==> flow/design.v <==
module color_sensor(
	input clk,
	input [18:0] frequency,
	input [7:0] color,
	input calc_done,
	input diode_change,
	output [1:0] CS,
	output reg calc_EN,
	output reg calc_reset,
	output reg [18:0] clear,
	output reg [18:0] color_raw,
	output reg [2:0] color_detected,
output reg [7:0] red,
output reg [7:0] green,
output reg [7:0] blue
);      
reg [1:0] S;
reg enable;
reg done;
reg [1:0] count ;
parameter RESET = 0;
parameter DETECTING = 1;
initial begin
    S = 2;
	clear = 1;
	color_raw = 1;
	red <= 0;
	green <= 0;
	blue <= 0;
	color_detected <= 0;
end
initial S = 2;
assign CS = S;
always @ (posedge clk)
  begin  
  case(enable)
  1: begin
    if(diode_change)
		  case (S)
            0: begin	 
					color_raw <= frequency;		 
					calc_EN <= 1;				 
					calc_reset <= 0; 
					S <= 2'b01;
				end
            1: begin	 
					color_raw <= frequency;		 
					calc_EN <= 1;				 
					calc_reset <= 0;
					S <= 2'b11;
			   end
            2: begin     
					clear <= frequency; 
					S <= 2'b00;
			   end
            3: begin     
					color_raw <= frequency;		 
					calc_EN <= 1;				 
					calc_reset <= 0;
					S <= 2'b10;
				end
          endcase
	end
	0: begin
       S <= 2;
       red <= 0;
       green <= 0;
       blue <= 0;
	   end
    endcase
		if(calc_done)
		begin
			case(S)
			0:begin red <= color; end
			1:begin
			     green <= color;
			  end
			2: begin
			   end
			3: begin 
			     blue <= color;
			     count <= count + 1;
			   end
			endcase
			calc_EN <=0;
			calc_reset <= 1;
		end
       if((red>0) && (green >0) && (blue>0))
		begin  
			if((red > blue ) && (red > green))	 
				color_detected <= 3'b100;
			if((green > blue) && (green > red))	 
				color_detected <= 3'b010;
			if((blue > green) && (blue > red))	 
				color_detected <= 3'b001;	
			enable <= 0;
		end
		else enable <= 1;
  end		
endmodule	
# Reports on color_sensor
# Tool output for the design above, in the order of the flow.
# Line numbers count from 1 in the design file above.
# Cell names lack the library's common part.
# The mark -- stands for no value.
[inputs] design="color_sensor" clk_port="clk" cell_library="sky130hd" pvt_corner="tt_025C_1v80"

# Word-level counts
# Counts by Yosys on the flattened word-level netlist (proc, flatten, opt, wreduce; memories kept). Register bits leave out memories and registers merged into their read ports (data or address). Print and check cells are left out. Cells with the same type and inputs are merged into one.
[word_totals] regBits=70 out_inout_bits=69
[op_classes] n_cmp=9 equal=4 mux=15 n_logic=1 reduce_and_logical=12
[op_table] op="8-bit 2-to-1 mux" count=9
[op_table] op="8-bit > comparator" count=6
[op_table] op="8-bit by 1-bit > comparator with 1-bit output with constant B" count=3
[op_table] op="2-bit case mux with 4-bit select" count=1
[op_table] op="3-bit AND reduction" count=2
[op_table] op="1-bit logical AND" count=5
[op_table] op="2-bit equality test with constant B" count=2
[op_table] op="2-bit case mux with 2-bit select" count=1
[op_table] op="2-bit 2-to-1 mux" count=2
[op_table] op="3-bit nonzero test" count=1
[op_table] op="3-bit OR reduction" count=1
[op_table] op="3-bit 2-to-1 mux" count=1
[op_table] op="2-bit by 1-bit equality test with 1-bit output with constant B" count=1
[op_table] op="2-bit inequality test with constant B" count=1
[op_table] op="2-bit logical NOT" count=1
[op_table] op="2-bit AND reduction" count=1
[op_table] op="2-bit OR reduction" count=1
[op_table] op="1-bit inverter" count=1
[op_table] op="1-bit 2-to-1 mux" count=1

# Logic depth
# Longest topological path by Yosys (ltp), each cell counted once; first at word level (registers and memories cut), then after technology mapping (sequential cells cut; the memories' decode and read muxes count).
[depth] depth_word=4 ABC_AREA=0 depth_mapped=9

# After synthesis
# Source: synth_stat.txt of the flow (Yosys; design flattened, memories mapped). It holds for the ABC_AREA given above (unset counts as 0); a run with the other value may have another netlist.
# Totals and module areas in this step are rounded.
[by_type] cell="edfxtp_1" count=43 area_total_um2=1.29E+03
[by_type] cell="dfxtp_1" count=27 area_total_um2=540.518
[by_type] cell="ha_1" count=24 area_total_um2=300.288
[by_type] cell="nand2_1" count=57 area_total_um2=213.955
[by_type] cell="o21ai_0" count=25 area_total_um2=125.12
[by_type] cell="inv_1" count=22 area_total_um2=82.579
[by_type] cell="a21oi_1" count=9 area_total_um2=45.043
[by_type] cell="nor4_1" count=6 area_total_um2=37.536
[by_type] cell="nor2_1" count=9 area_total_um2=33.782
[by_type] cell="nand4_1" count=5 area_total_um2=31.28
[by_type] cell="clkbuf_1" count=6 area_total_um2=22.522
[by_type] cell="o211ai_1" count=3 area_total_um2=22.522
[by_type] cell="a2111oi_2" count=1 area_total_um2=15.014
[by_type] cell="a211oi_1" count=2 area_total_um2=15.014
[by_type] cell="nand3_1" count=3 area_total_um2=15.014
[by_type] cell="nor2b_4" count=1 area_total_um2=13.763
[by_type] cell="nand2b_1" count=2 area_total_um2=12.512
[by_type] cell="nor2b_1" count=2 area_total_um2=12.512
# Other cell types: 9; their cells: 9.
[synth_totals] stdcells=256 synth_area_um2=2900 ff_cells=70 buffers=6

# Timing after synthesis
# Source: OpenSTA report_checks on the synthesized netlist (no wires, ideal clock, input and output delay 20% of the period each), path of least setup slack; recovery checks are left aside. Register names are those of the netlist, which keeps one name where synthesis merged equal registers.
[synth_timing] path_type="reg2reg" startpoint="reg green[1]" endpoint="reg color_detected[0]" period_ns=3.82 setup_ns=0.333 arrival_ns=2.002 required_time_ns=3.487 setup_slack_ns=1.485 path_delay_ns=2.335 driving_pins=9 path_buffers=0 synth_period_reached_ns=2.335
# "path_delay_ns" = arrival - input delay + setup time.
# "driving_pins" counts driving pins, that of a launching flip-flop among them; a cell with two outputs on the path counts twice.
# "synth_period_reached_ns" = period - worst setup slack (recovery checks aside). The figure is calculated, with input and output delays left at 20% of the set period.
# Between the ends stands the longest chain of elaborated cells between them, by number of cells; it is not shown to be the way that was timed. Of several equally long chains one is given.
# A line is the first line of the expression or statement that the cell stems from. Yosys adds cells for indexed reads and writes and turns some case tables into memories.
# A register here has more assigning lines than the two given.
# Only ways into the end's enable, where the timed path ends, are counted here.
[synth_between] path_cell_list="dfxtp_1 inv_1 ha_1 nor2b_4 o211ai_2 a21oi_1 a211o_1 or3_1 a31oi_1" elab_chain_len=4 cells_between=12 cone_lines=4 classes_between="compare: 5; reduce/logical: 7"
[synth_rtl] item="start, declared" line_no=14 source="output reg [7:0] green,"
[synth_rtl] item="start, assigned" line_no=67 source="green <= 0;"
[synth_rtl] item="start, assigned" line_no=76 source="green <= color;"
[synth_rtl] item="8-bit > comparator" line_no=90 source="if((red > blue ) && (red > green))"
[synth_rtl] item="1-bit logical AND" line_no=90
[synth_rtl] item="3-bit nonzero test"
[synth_rtl] item="2-bit AND reduction"
[synth_rtl] item="end, assigned" line_no=91 source="color_detected <= 3'b100;"
[synth_rtl] item="end, assigned" line_no=93 source="color_detected <= 3'b010;"
[synth_rtl] item="end, declared" line_no=12 source="output reg [2:0] color_detected,"

# Worst path after layout
# From the final timing report of run 1: the path of least setup slack in the routed layout; clock arrival at registers is part of the times.
[layout_timing] path_type="reg2reg" startpoint="reg green[1]" endpoint="reg color_detected[1]" period_ns=2.84 setup_ns=0.32 arrival_ns=2.54 required_time_ns=2.87 setup_slack_ns=0.32 driving_pins=9 path_buffers=0
# Between the ends stands the longest chain of elaborated cells between them, by number of cells; it is not shown to be the way that was timed. Of several equally long chains one is given.
# A register here has more assigning lines than the two given.
# Only ways into the end's enable, where the timed path ends, are counted here.
[layout_between] path_cell_list="dfxtp_1 inv_1 ha_1 nor2b_4 o211ai_2 a21oi_1 a211o_1 or3_1 a31oi_1" elab_chain_len=4 cells_between=12 cone_lines=4 classes_between="compare: 5; reduce/logical: 7"
[layout_rtl] item="start, declared" line_no=14 source="output reg [7:0] green,"
[layout_rtl] item="start, assigned" line_no=67 source="green <= 0;"
[layout_rtl] item="start, assigned" line_no=76 source="green <= color;"
[layout_rtl] item="8-bit > comparator" line_no=90 source="if((red > blue ) && (red > green))"
[layout_rtl] item="1-bit logical AND" line_no=90
[layout_rtl] item="3-bit nonzero test"
[layout_rtl] item="2-bit AND reduction"
[layout_rtl] item="end, assigned" line_no=91 source="color_detected <= 3'b100;"
[layout_rtl] item="end, assigned" line_no=93 source="color_detected <= 3'b010;"
[layout_rtl] item="end, declared" line_no=12 source="output reg [2:0] color_detected,"

Lab notebook: color_sensor

Stored flow runs of color_sensor (2 of them; Yosys, OpenROAD, sky130hd). They differ in their settings and are not a sequence. Constraints: input delay and output delay 20% of the set period each, output load 0.01 pF.
"achieved_clock_period_ns" = clock period - worst setup slack. The figure is calculated, with input and output delays left at 20% of the set period.
Values from the reports are rounded here.

[flow] run 1: files
==> flow/run.sh <==
#!/bin/bash
# the make line also repeats the synthesis and layout settings of config.mk as NAME=value (left out here)
make -C /OpenROAD-flow-scripts/flow DESIGN_CONFIG=/design/flow/config.mk WORK_HOME=/design/flow/orfs CLKGATE_MAP_FILE= finish
==> flow/config.mk <==
export PLATFORM = sky130hd
export DESIGN_NAME = color_sensor
export DESIGN_NICKNAME = color_sensor
export VERILOG_FILES = /design/flow/design.v
export SDC_FILE = /design/flow/constraint.sdc
export NUM_CORES = 4
export LEC_CHECK = 0
export CAP_MARGIN = 20
export CORE_MARGIN = 2
export CORE_UTILIZATION = 60
export SLEW_MARGIN = 20
==> flow/constraint.sdc <==
create_clock -name core_clock -period 2.84 [get_ports {clk}]
set_input_delay 0.5680 -clock core_clock [delete_from_list [all_inputs] [get_ports {clk}]]
set_output_delay 0.5680 -clock core_clock [all_outputs]
set_load 0.01 [all_outputs]

[flow] run 1: metrics
[metrics] design.die.area_um2 = 5400
[metrics] stdcell_area_um2 = 4160
[metrics] achieved_clock_period_ns = 2.516
[metrics] ws_setup_ns = 0.324
[metrics] yosys.chip_area_um2 = 2900

[flow] run 2: files
==> flow/run.sh <==
#!/bin/bash
# the make line also repeats the synthesis and layout settings of config.mk as NAME=value (left out here)
make -C /OpenROAD-flow-scripts/flow DESIGN_CONFIG=/design/flow/config.mk WORK_HOME=/design/flow/orfs CLKGATE_MAP_FILE= finish
==> flow/config.mk <==
export PLATFORM = sky130hd
export DESIGN_NAME = color_sensor
export DESIGN_NICKNAME = color_sensor
export VERILOG_FILES = /design/flow/design.v
export SDC_FILE = /design/flow/constraint.sdc
export NUM_CORES = 4
export LEC_CHECK = 0
export CAP_MARGIN = 20
export CORE_MARGIN = 2
export CORE_UTILIZATION = 53
export CTS_CLUSTER_SIZE = 65
export GPL_ROUTABILITY_DRIVEN = 1
export GPL_TIMING_DRIVEN = 0
export HOLD_SLACK_MARGIN = 0.14
export PLACE_DENSITY_LB_ADDON = 0.16
export SLEW_MARGIN = 20
export TNS_END_PERCENT = 65
==> flow/constraint.sdc <==
create_clock -name core_clock -period 1.64 [get_ports {clk}]
set_input_delay 0.3280 -clock core_clock [delete_from_list [all_inputs] [get_ports {clk}]]
set_output_delay 0.3280 -clock core_clock [all_outputs]
set_load 0.01 [all_outputs]

[flow] run 2: metrics
[metrics] stdcell_area_um2 = 4540
[metrics] achieved_clock_period_ns = 2.267
[metrics] design.die.area_um2 = 6070
[metrics] yosys.chip_area_um2 = 2900
[metrics] ws_setup_ns = -0.627
