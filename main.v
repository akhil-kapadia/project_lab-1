==> flow/design.v <==
module sevenSeg(
	input clk,
	output reg [3:0] an,
	output reg [6:0] seg,
	input [1:0] MSM,
	input [2:0] color,
	input [3:0] IR
);
reg [18:0] count;
always @ (posedge clk)
	count = count + 1;
wire [1:0] refresh;
assign refresh = count[18:17]; 
reg [1:0] last;
always @ (posedge clk)
begin
last <= instruction;
	case(IR)
	~4'b0001: instruction[1:0] <= 2'b00;		 
	~4'b0010: instruction[1:0] <= 2'b01;		 
	~4'b0100: instruction[1:0] <= 2'b10;		 
	~4'b1000: instruction[1:0] <= 2'b11;        
	default: instruction[1:0] <= last;
	endcase
end
reg [1:0] instruction;
always @(*)
begin
	case(refresh)
	2'b00:	begin  
				an = 4'b0111;
				case(color)
				3'b001: seg = 7'b0000011;	 
				3'b010: seg = 7'b0000010;	 
				3'b100: seg = 7'b0101111;	 
				default: seg = 7'b0101011;	 
				endcase
			end
	2'b01:  begin  
				an = 4'b1011;
                case(instruction)
				2'b00: seg <= 7'b1000000;	 
				2'b01: seg <= 7'b1111001;	 
				2'b10: seg <= 7'b0100100;	 
				2'b11: seg <= 7'b0110000;	 
				default: seg <= seg;
                endcase
			end
	2'b10:  begin  
				an = 4'b1101;
				seg = (MSM == 2) ? 7'b0001100 :
					  (MSM == 3) ? 7'b0100001 : 7'b0111111;
			end
	2'b11:  begin  
				an = 4'b1110;
				case(MSM)
				0: seg = 7'b1000000;
				1: seg = 7'b1111001;
				2: seg = 7'b0100100;
				3: seg = 7'b0110000;
				default: seg = 7'b1111111;
				endcase
			end
	endcase
end
endmodule
module Distance_sensor(
    input clk,
    input [3:0] DIS,
	output [1:0] proximity,
    output [1:0] dist_state
);
assign dist_state[0] = &DIS[1:0];
assign dist_state[1] = &DIS[3:2];
wire [1:0] prox;
reg [1:0] proximity_last;
assign prox[0] = &DIS[1:0];
assign prox[1] = &DIS[3:2];
always @ (posedge clk)
begin
	proximity_last[0] <= prox[0];
	proximity_last[1] <= prox[1];
end
assign proximity[0] = prox[0] & ~proximity_last[0];
assign proximity[1] = prox[1] & ~proximity_last[1];
endmodule
module IPS_sensors(
input clk,
input [2:0] IPS,
output [3:0] IN
);
reg [3:0] IN_Last;
assign IN[3:0] = (~IPS[1]) ? 4'b1001 : 				         
				 (~IPS[2]) ? 4'b1010 :				         
				 (~IPS[0]) ? 4'b0101 : IN_Last;	   			 
always @ (posedge clk)
	IN_Last <= IN;
endmodule
module IR_instructions(
	input clk,
	input [3:0] IR,
	input [2:0] color,
	output reg [1:0] IR_state
);
reg [1:0] last;
reg [1:0] instruction;
always @ (posedge clk)
begin
    last <= instruction;
	case(IR)
		~4'b0001: instruction[1:0] <= 2'b00;		 
		~4'b0010: instruction[1:0] <= 2'b01;		 
		~4'b0100: instruction[1:0] <= 2'b10;		 
		~4'b1000: instruction[1:0] <= 2'b11;		 
		default: instruction[1:0] <= last;
	endcase
	IR_state[1] <= (instruction[1:0] != 2'b00);
	case(instruction)
		2'b00: IR_state <= 2'b00;		 
		2'b01: IR_state[0] <= (color[2] || color[0]);	 
		2'b10: IR_state[0] <= (color[2] || color[1]);	 
		2'b11: IR_state[0] <= (color[0] || color[1]);	 
		default: IR_state <= IR_state;
	endcase
end
endmodule 
module mainStateMachine(
input clk,
input sw_ON,
input pulse,
input [1:0] dist_state,
input [1:0] proximity,
input [1:0] IR_state,
input servo_done,
output reg servo_state,
output reg servo_EN,
output [1:0] EN,
output reg [1:0] state
);
reg enable;
reg move;
initial state <= 0;
initial move <= 0;
assign EN[1:0] = (enable) ? {2{pulse}} : 0;
always @ (posedge clk)
begin
	case(state)
		0:  
		begin
			enable <= (sw_ON && IR_state[1]);	 
			servo_EN <= 0;
		end
		1: 
		begin
			enable <= 0;	 
			servo_EN <= 0;
			case(dist_state[1:0])
			2'b01 :	state <= (IR_state[0]) ? 2 : 0;
			2'b10 :	state <= 3;
			default : state <= 0;
			endcase 
		end
		2: 
		begin
			enable <= 0;	 
			servo_EN <= 1;
			servo_state <= 1;	 
		end
		3: 
		begin
			enable <= 0;	 
			servo_EN <= 1;
			servo_state <= 0;	 
		end
		default:  
		begin
			enable <= 0;	 
			servo_EN <= 0;
		end
	endcase
	if(servo_done)	 
		state <= 0;
	if(|proximity[1:0])	 
		state <= 1;
	end
endmodule
module calc_perc   
(
     input clk,
     input reset,
     input [18:0] numerator,
     input [18:0] denominator,
     input enable,
     output reg done = 0,
     output reg [7:0] percent = 0
);
     reg [7:0] final_per = 0;
     reg [1:0] state = 0;
     reg [23:0] sum = 0;
     parameter start       = 0,
               calculating = 1,
               finish      = 2;
     always @ (posedge clk)
          if(reset || ~enable) begin
               state = 0;
               sum = 0;
               done = 0;
               final_per = 0;
               percent = 0;
          end
          else
          case(state)
               start:
                    if(enable && denominator >= 0) begin
                         sum = numerator * 100 + denominator / 2;
                         state = calculating;
                    end
               calculating:
                    if(sum >= denominator) begin
                         sum = sum - denominator;
                         final_per = final_per + 1;
                         state = calculating;
                    end
                    else state = finish;
               finish:
               begin
                    percent = final_per;
                    done = 1;
               end
          endcase
endmodule
module freq_counter(
input clk,
input freq,
output reg [18:0] frequency,
output reg diode_change
);
wire risingEdge;
reg freq_last;
reg [18:0] count;
reg start_count;
reg [18:0] out;
initial begin
frequency <= 1;
out <= 0;
count <= 0;
diode_change <=0;
start_count <= 0;
end
always @ (posedge clk)
	freq_last <= freq;
assign risingEdge = freq & ~freq_last;
always @ (posedge clk)
begin
	if (risingEdge)
	begin
		frequency <= (count>0) ? count : frequency;
		count <= 0;
		diode_change <= start_count;
		start_count <= start_count + 1;
	end
	else
	begin
		if(start_count)
			count <= count + 1;
		diode_change <= 0;
	end	
end
endmodule      
module main(
	input clk,
	input [7:0] sw,
	input [3:0] IR,
	input [2:0] IPS,
	input [3:0] DIS,
	input OC,
	input sw_ON,
	input FREQ,
	output [3:0] an,
	output [6:0] seg,
	output [3:0] IN,
	output [1:0] EN,
	output [1:0] CS,
	output SERVO,
	output MAGNET
);
wire speed;	 
wire [11:0] motor_duty = sw[3:0] * 255;	 
wire s_pulse;	 
wire [18:0] s_duty;
wire [18:0] period;	 
wire [18:0] clear;   
wire [7:0] RGB_percentage;	 
wire [18:0] color_period;	 
wire [2:0] color_state;		 
wire servo_state;            
wire servo_done;             
wire [1:0] dist_state;       
wire [1:0] MSM_state;
wire [1:0] IR_state;
wire [1:0] proximity;
pwm #(12,4095)
motors(
	.clk (clk),
	.width (motor_duty),
	.pulse (speed)
);
pwm #(21,2000000)
servo_pwm(
	.clk (clk),
	.width (s_duty),
	.pulse (s_pulse)
);
IPS_sensors pathfinding(
 	.clk(clk),
	.IPS (IPS),
	.IN (IN)
);
sevenSeg disp(
	.clk (clk),
	.an (an),
	.seg (seg),
	.MSM (MSM_state),
	.color (color_state),
	.IR (IR)
);
mainStateMachine main_stateMachine(
	.clk (clk),
	.sw_ON (sw_ON),
	.pulse (speed),
	.EN (EN),
	.dist_state (dist_state),
	.proximity (proximity),
	.IR_state (IR_state),
	.servo_done (servo_done),
	.servo_state (servo_state),
	.servo_EN (servo_EN),
	.state (MSM_state)
);
Distance_sensor distance_stateMachine(
.clk (clk),
.DIS (DIS),
.proximity (proximity),
.dist_state (dist_state)
);
IR_instructions IR_stateMachine(
	.clk (clk),
	.IR (IR),
	.color (color_state),
	.IR_state (IR_state)
);
servo servo_stateMachine(
	.clk (clk),
	.servo_flag (servo_state),
	.s_duty (s_duty),
	.s_pulse (s_pulse),
	.enable_servo (servo_EN),
	.move_flag (servo_done),
	.SERVO (SERVO),
	.MAGNET (MAGNET)
);
freq_counter frequency_Counter(
	.clk (clk),
	.freq (FREQ),
	.frequency (period),
	.diode_change (diode_change)
);
planB altColor(
	.clk (clk),
	.sw (sw[6:4]),
	.proximity (proximity[1:0]),
	.color (color_state)
);
calc_perc normalizer(
	.clk (clk),
	.reset (normalizer_reset),
	.numerator (color_period),
	.denominator (clear),
	.enable (normalizer_EN),
	.done (normalizer_done),
	.percent (RGB_percentage)
);
endmodule
module planB(
input clk,
input [2:0] sw,
input [1:0] proximity,
output reg [2:0] color
);
reg [1:0] count;
always @ (posedge clk)
begin
	count <= (|proximity[1:0]) ? count + 1 : count;
	case(sw[2:0])
	3'b100:  
	begin
		case(count)
		0: color <= 3'b000;
		1: color <= 3'b100;
		2: color <= 3'b010;
		3: color <= 3'b001;
		endcase
	end
	3'b110:  
	begin
		case(count)
		0: color <= 3'b000;
		1: color <= 3'b100;
		2: color <= 3'b001;
		3: color <= 3'b010;
		endcase
		end
	3'b010:  
	begin
		case(count)
		0: color <= 3'b000;
		1: color <= 3'b010;
		2: color <= 3'b100;
		3: color <= 3'b001;
		endcase
	end	
	3'b011:  
	begin
		case(count)
		0: color <= 3'b000;
		1: color <= 3'b010;
		2: color <= 3'b001;
		3: color <= 3'b100;
		endcase
	end
	3'b101:  
	begin
		case(count)
		0: color <= 3'b000;
		1: color <= 3'b001;
		2: color <= 3'b100;
		3: color <= 3'b010;
		endcase
	end		
	3'b001:  
	begin
		case(count)
		0: color <= 3'b000;
		1: color <= 3'b001;
		2: color <= 3'b010;
		3: color <= 3'b100;
		endcase
	end	
	endcase
end
endmodule
module pwm #(parameter SIZE = 12, PERIOD = 4095)
(input clk,
input [SIZE-1:0] width,
output reg pulse);
reg [SIZE-1:0] count;
initial
	begin
		count <=0;
		pulse <= 0;
	end
always @ (posedge clk)
	begin
		count <= (count < PERIOD) ? count + 1 : 0;
		pulse <= (count < width) ? 1 : 0;
	end
endmodule
module servo(
input clk,
input servo_flag,
output MAGNET,
output reg [18:0] s_duty,
output reg move_flag,
output SERVO,
input s_pulse,
input enable_servo
);
reg [9:0] count = 0;
assign SERVO = s_pulse;
reg [1:0] move_flag_reset = 0;
reg [1:0] mode;
reg [1:0] servoFlag;
reg magnetEnable;
reg moveFlag;
reg servoFlagPrev = 0;
assign MAGNET = magnetEnable;
always @(posedge clk)
begin
	if(servoFlagPrev == 0 && enable_servo == 1)
	begin
		if(servo_flag)
		begin
			mode = 2'b10;
		end
		else
		begin
			mode = 2'b01;
		end
	end
	servoFlagPrev = enable_servo;
	if(move_flag == 1)
	begin		
	if(move_flag_reset == 3)
		begin
			move_flag = 0;
			move_flag_reset = 0;
		end
		else
			move_flag_reset = move_flag_reset + 1;
	end
	if(enable_servo)
	begin
		count = count + 1;
		case(mode)
			2'b01: 
			begin
				if(~moveFlag)
				begin
					magnetEnable = 1;
					servoFlag = 2'b10;
				end
				else
				begin
					moveFlag = 0;
					magnetEnable = 0;
					mode = 2'b00;
				end
			end
			2'b10: 
			begin
				if(~moveFlag)
				begin
					magnetEnable = 1;
					servoFlag = 2'b01;
				end
				else
				begin
					moveFlag = 0;
					mode = 2'b00;
				end
			end
			2'b00: 
			begin
				if(~moveFlag)
					servoFlag = 2'b00;
				else
				begin
					moveFlag = 0;
					magnetEnable = 0;
				end
			end
		endcase
		if(count == 0 && enable_servo)
		begin
			case(servoFlag)
				2'b00:  
				begin
					if (s_duty < 164500 || s_duty > 165500)
					begin
						if(s_duty < 165000)
							s_duty = s_duty + 1;
						if(s_duty > 165000)
							s_duty = s_duty -1;
					end
					else 
					begin
						move_flag = 1;
						moveFlag = 1;
					end
				end
				2'b01:  
				begin
					if (s_duty > 72000)
						s_duty = s_duty -1;
					else 
						moveFlag = 1;
				end
				2'b10:  
				begin
					if (s_duty < 253000)
						s_duty = s_duty + 1;
					else 
						moveFlag = 1;
				end
			endcase
		end
	end
end
endmodule
# Tool chain data of main
# What the tools print for main, step after step.
# Lines are those of the file above, counted from 1.
# Operators: Yosys type, input widths -> output width; for muxes data width and select width s.
# Library cell names are shortened.
# Not given: -
[setup]
design = "main"
clk_port = "clk"
cell_library = "sky130hd"
corner = "tt_025C_1v80"

# Elaborated design
# Counts by Yosys on the flattened word-level netlist (proc, flatten, opt, wreduce; memories kept). Register bits leave out memories and registers merged into their read ports (data or address). Print and check cells are left out.
[op_classes]
cmp = 10
shifts = 0
n_div = 0
logic = 5
reduce_and_logical = 32
eq_ne = 40
add_sub_neg = 9
mux = 66
mul = 1
[op_table]
columns = ["cell", "count"]
rows = [
  ["$mux 19", 9],
  ["$pmux 7 s4", 3],
  ["$pmux 3 s4", 6],
  ["$lt 19x18->1 const B", 3],
  ["$pmux 19 s3", 1],
  ["$mul 4x8->12 const B", 1],
  ["$add 19x1->19 const B", 2],
  ["$sub 19x1->19 const B", 2],
  ["$gt 19x18->1 const B", 2],
  ["$eq 2x2->1 const B", 14],
  ["$mux 2", 11],
  ["$add 21x1->21 const B", 1],
  ["$lt 21x19->1", 1],
  ["$lt 21x21->1 const B", 1],
  ["$gt 19x17->1 const B", 1],
  ["$pmux 6 s3", 1],
  ["$pmux 3 s6", 1],
  ["$mux 1", 18],
  ["$eq 2x1->1 const B", 8],
  ["$pmux 4 s4", 1],
  ["$pmux 2 s4", 2],
  ["$logic_not 2->1", 7],
  ["$add 12x1->12 const B", 1],
  ["$lt 12x12->1", 1],
  ["$lt 12x12->1 const B", 1],
  ["$eq 3x3->1 const B", 4],
  ["$eq 4x4->1 const B", 3],
  ["$mux 4", 3],
]
# Other operator kinds: 27; their cells: 54.
[bits]
wordCells = 192
ff_bits = 119
output_inout_bits = 21
ram_bits = 0
rom_bits = 0
input_bits = 23
clocked_rd_ports_x_width = 0
latch_bits = 0
memories = 0

# Depth
# Depth = most cells in a row (Yosys ltp): at word level without a register or memory, in the mapped netlist without a sequential cell, where the memories' decode and read muxes count.
[logic_depth]
depth_word = 14
abc_area = 0
depth_mapped = 15
ltp_nobuf = 15

# Netlist
# Source: synth_stat.txt of the flow (Yosys; design flattened, memories mapped). It holds for the ABC_AREA given above (unset counts as 0); a run with the other value may have another netlist.
# The area totals of this step are shown rounded.
[types]
columns = ["type", "count", "area_total_um2"]
rows = [
  ["dfxtp_1", 80, 1.6E+03],
  ["edfxtp_1", 39, 1.17E+03],
  ["ha_1", 66, 825.792],
  ["xnor2_1", 49, 429.162],
  ["nor2_1", 89, 334.07],
  ["nand2_1", 82, 307.795],
  ["a21oi_1", 57, 285.274],
  ["xor2_1", 32, 280.269],
  ["inv_1", 66, 247.738],
  ["nand3_1", 47, 235.226],
  ["o21ai_0", 33, 165.158],
  ["a21o_1", 20, 150.144],
  ["nor3_1", 30, 150.144],
  ["fa_1", 6, 120.115],
  ["and3_1", 19, 118.864],
  ["nand4_1", 19, 118.864],
  ["clkbuf_1", 31, 116.362],
  ["a211oi_1", 14, 105.101],
]
# Not listed: further types 66, cells in them 228.
[synth_totals]
ffs = 119
sequential_area_um2 = 2800
stdcells = 1007
synth_area_um2 = 8600
buffers = 49
# By module: a second synthesis without flattening, with its own total; a netlist apart from the flattened one above.
[unflattened]
hier_cells = 1063
area_unflattened_um2 = 9100
# Each row is one instance without its submodules.
[modules]
columns = ["mod", "mod_seq_area_um2", "n_cells", "instances", "area_um2"]
rows = [
  ["servo", 1100, 519, 1, 4200],
  ["pwm", 440, 175, 1, 1400],
  ["sevenSeg", 460, 119, 1, 1100],
  ["pwm", 260, 85, 1, 790],
  ["main", 0.0, 58, 1, 550],
  ["planB", 150, 38, 1, 390],
  ["mainStateMachine", 110, 24, 1, 230],
  ["IR_instructions", 120, 26, 1, 220],
  ["IPS_sensors", 80, 13, 1, 130],
  ["Distance_sensor", 40, 6, 1, 70],
]

# Timing after synthesis
# Source: OpenSTA report_checks on the synthesized netlist (no wires, ideal clock, input and output delay 20% of the period each), path of least setup slack; recovery checks are left aside. Register names are those of the netlist, which keeps one name where synthesis merged equal registers.
[synth_timing]
path_type = "in2reg"
start = "in sw[1]"
end = "reg motors.pulse"
t_first_pin_ns = 1.636
n_path_buf = 0
in_delay_ns = 1.636
required_ns = 8.106
tclk_ns = 8.18
arrival_time_ns = 4.665
setup_slack_ns = 3.441
path_stages = 15
setup_ns = 0.074
path_delay_ns = 3.103
period_less_setup_slack_ns = 4.739
# "path_delay_ns" = arrival - input delay + setup time.
# "path_stages": output pins that drive a net of the path, with the launching flip-flop's if there is one; two outputs of one cell count as two.
# "period_less_setup_slack_ns" is the clock period less the worst setup slack; recovery checks do not enter. This is arithmetic on one report: input and output delays are still those of the set period (20% each).
# Between the ends stands the longest chain of elaborated cells between them, by number of cells; it is not shown to be the way that was timed. Of several equally long chains one is given.
# Each line given opens the expression or statement behind the cell; cells for indexed reads and writes are added by Yosys, which also makes memories of some case tables.
[synth_via]
path_cell_list = "fa_1 > fa_1 > ha_1 > a21o_1 > a21oi_1 > nor2b_1 > nor2_1 > nor2_1 > o21ai_0 > nand2_1 > a21oi_1 > xor2_1 > ha_1 > a21o_1 > a31oi_1"
elab_chain_len = 3
cells_between = 3
cone_lines = 2
classes_between = "mul (1); compare (1); mux (1)"
[synth_lines]
columns = ["item", "line_no", "source"]
rows = [
  ["start: declaration", 272, "input [7:0] sw,"],
  ["$mul 4x8->12", 288, "wire [11:0] motor_duty = sw[3:0] * 255;"],
  ["$lt 12x12->1", 465, "pulse <= (count < width) ? 1 : 0;"],
  ["$mux 1", 465, ""],
  ["end: assignment", 465, ""],
  ["end: declaration", 455, "output reg pulse);"],
]

# Path in the finished layout
# Path of least setup slack in the final report of flow run 1 (OpenROAD, finished layout, wires in). Where an end is a register, its clock arrival counts in the times.
[layout_timing]
path_type = "in2reg"
start = "in sw[1]"
end = "reg motors.pulse"
path_stages = 16
in_delay_ns = 0.95
setup_slack_ns = 0.47
setup_ns = 0.07
n_path_buf = 1
arrival_time_ns = 4.61
t_first_pin_ns = 0.95
required_ns = 5.08
tclk_ns = 4.73
# Between the ends stands the longest chain of elaborated cells between them, by number of cells; it is not shown to be the way that was timed. Of several equally long chains one is given.
[layout_via]
path_cell_list = "clkdlybuf4s50_1 > fa_1 > inv_1 > fa_1 > ha_1 > a21oi_1 > nor2b_1 > nor2_1 > nor2_1 > o21ai_0 > nand2_1 > a21oi_1 > xor2_1 > ha_1 > a21o_1 > a31oi_1"
elab_chain_len = 3
cells_between = 3
cone_lines = 2
classes_between = "mul (1); compare (1); mux (1)"
[layout_lines]
columns = ["item", "line_no", "source"]
rows = [
  ["start: declaration", 272, "input [7:0] sw,"],
  ["$mul 4x8->12", 288, "wire [11:0] motor_duty = sw[3:0] * 255;"],
  ["$lt 12x12->1", 465, "pulse <= (count < width) ? 1 : 0;"],
  ["$mux 1", 465, ""],
  ["end: assignment", 465, ""],
  ["end: declaration", 455, "output reg pulse);"],
]

Ticket comment

Measured data: module main, platform sky130hd, 2 stored runs of the flow under differing settings, order arbitrary. Input and output delays are each 20% of the period that was set; the output load is 0.01 pF.
"period_less_ws_ns" means the clock period less the worst setup slack. The figure is calculated, with input and output delays left at 20% of the set period.
"worst_path_ns" is the time allowed to the run's worst setup path (the clock period less input and output delay, where it has them) less its slack. Clock arrival times count: a late capture clock shortens it, a late launch clock lengthens it.
"power_total_mw": no workload was simulated; the value follows from the tool's default switching activity.
The results are shown rounded.

# flow run 1
==> flow/run.sh <==
#!/bin/bash
# the make line also repeats the synthesis and layout settings of config.mk as NAME=value (left out here)
make -C /OpenROAD-flow-scripts/flow DESIGN_CONFIG=/design/flow/config.mk WORK_HOME=/design/flow/orfs CLKGATE_MAP_FILE= finish
==> flow/config.mk <==
export PLATFORM = sky130hd
export DESIGN_NAME = main
export DESIGN_NICKNAME = main
export VERILOG_FILES = /design/flow/design.v
export SDC_FILE = /design/flow/constraint.sdc
export NUM_CORES = 4
export LEC_CHECK = 0
export CAP_MARGIN = 30
export CORE_MARGIN = 2
export CORE_UTILIZATION = 49
export CTS_CLUSTER_SIZE = 56
export GPL_TIMING_DRIVEN = 1
export MAX_ROUTING_LAYER = met5
export PLACE_DENSITY_LB_ADDON = 0.13
export SLEW_MARGIN = 0
==> flow/constraint.sdc <==
create_clock -name core_clock -period 4.73 [get_ports {clk}]
set_input_delay 0.9460 -clock core_clock [delete_from_list [all_inputs] [get_ports {clk}]]
set_output_delay 0.9460 -clock core_clock [all_outputs]
set_load 0.01 [all_outputs]

==> flow run 1: results <==
synth_area_um2=8600
die_area_um2=19000
layout_stdcell_area_um2=9800
finish.utilization_pct=57
final_setup_ws_ns=0.47
tns_ns=0.000
holdWs_ns=0.40
power_total_mw=3.6
period_less_ws_ns=4.259
worst_path_ns=3.31
worstPathKind="in2reg"

# flow run 2
==> flow/run.sh <==
#!/bin/bash
# the make line also repeats the synthesis and layout settings of config.mk as NAME=value (left out here)
make -C /OpenROAD-flow-scripts/flow DESIGN_CONFIG=/design/flow/config.mk WORK_HOME=/design/flow/orfs CLKGATE_MAP_FILE= finish
==> flow/config.mk <==
export PLATFORM = sky130hd
export DESIGN_NAME = main
export DESIGN_NICKNAME = main
export VERILOG_FILES = /design/flow/design.v
export SDC_FILE = /design/flow/constraint.sdc
export NUM_CORES = 4
export LEC_CHECK = 0
export CAP_MARGIN = 20
export CELL_PAD_IN_SITES_DETAIL_PLACEMENT = 2
export CORE_ASPECT_RATIO = 1.3
export CORE_MARGIN = 2
export CORE_UTILIZATION = 49
export CTS_CLUSTER_SIZE = 41
export GPL_TIMING_DRIVEN = 1
export PLACE_DENSITY_LB_ADDON = 0.08
export SETUP_SLACK_MARGIN = -0.08
export SLEW_MARGIN = 20
export TNS_END_PERCENT = 40
==> flow/constraint.sdc <==
create_clock -name core_clock -period 5.63 [get_ports {clk}]
set_input_delay 1.1260 -clock core_clock [delete_from_list [all_inputs] [get_ports {clk}]]
set_output_delay 1.1260 -clock core_clock [all_outputs]
set_load 0.01 [all_outputs]

==> flow run 2: results <==
outcome="did not finish, clock tree synthesis stopped with DPL-0033"
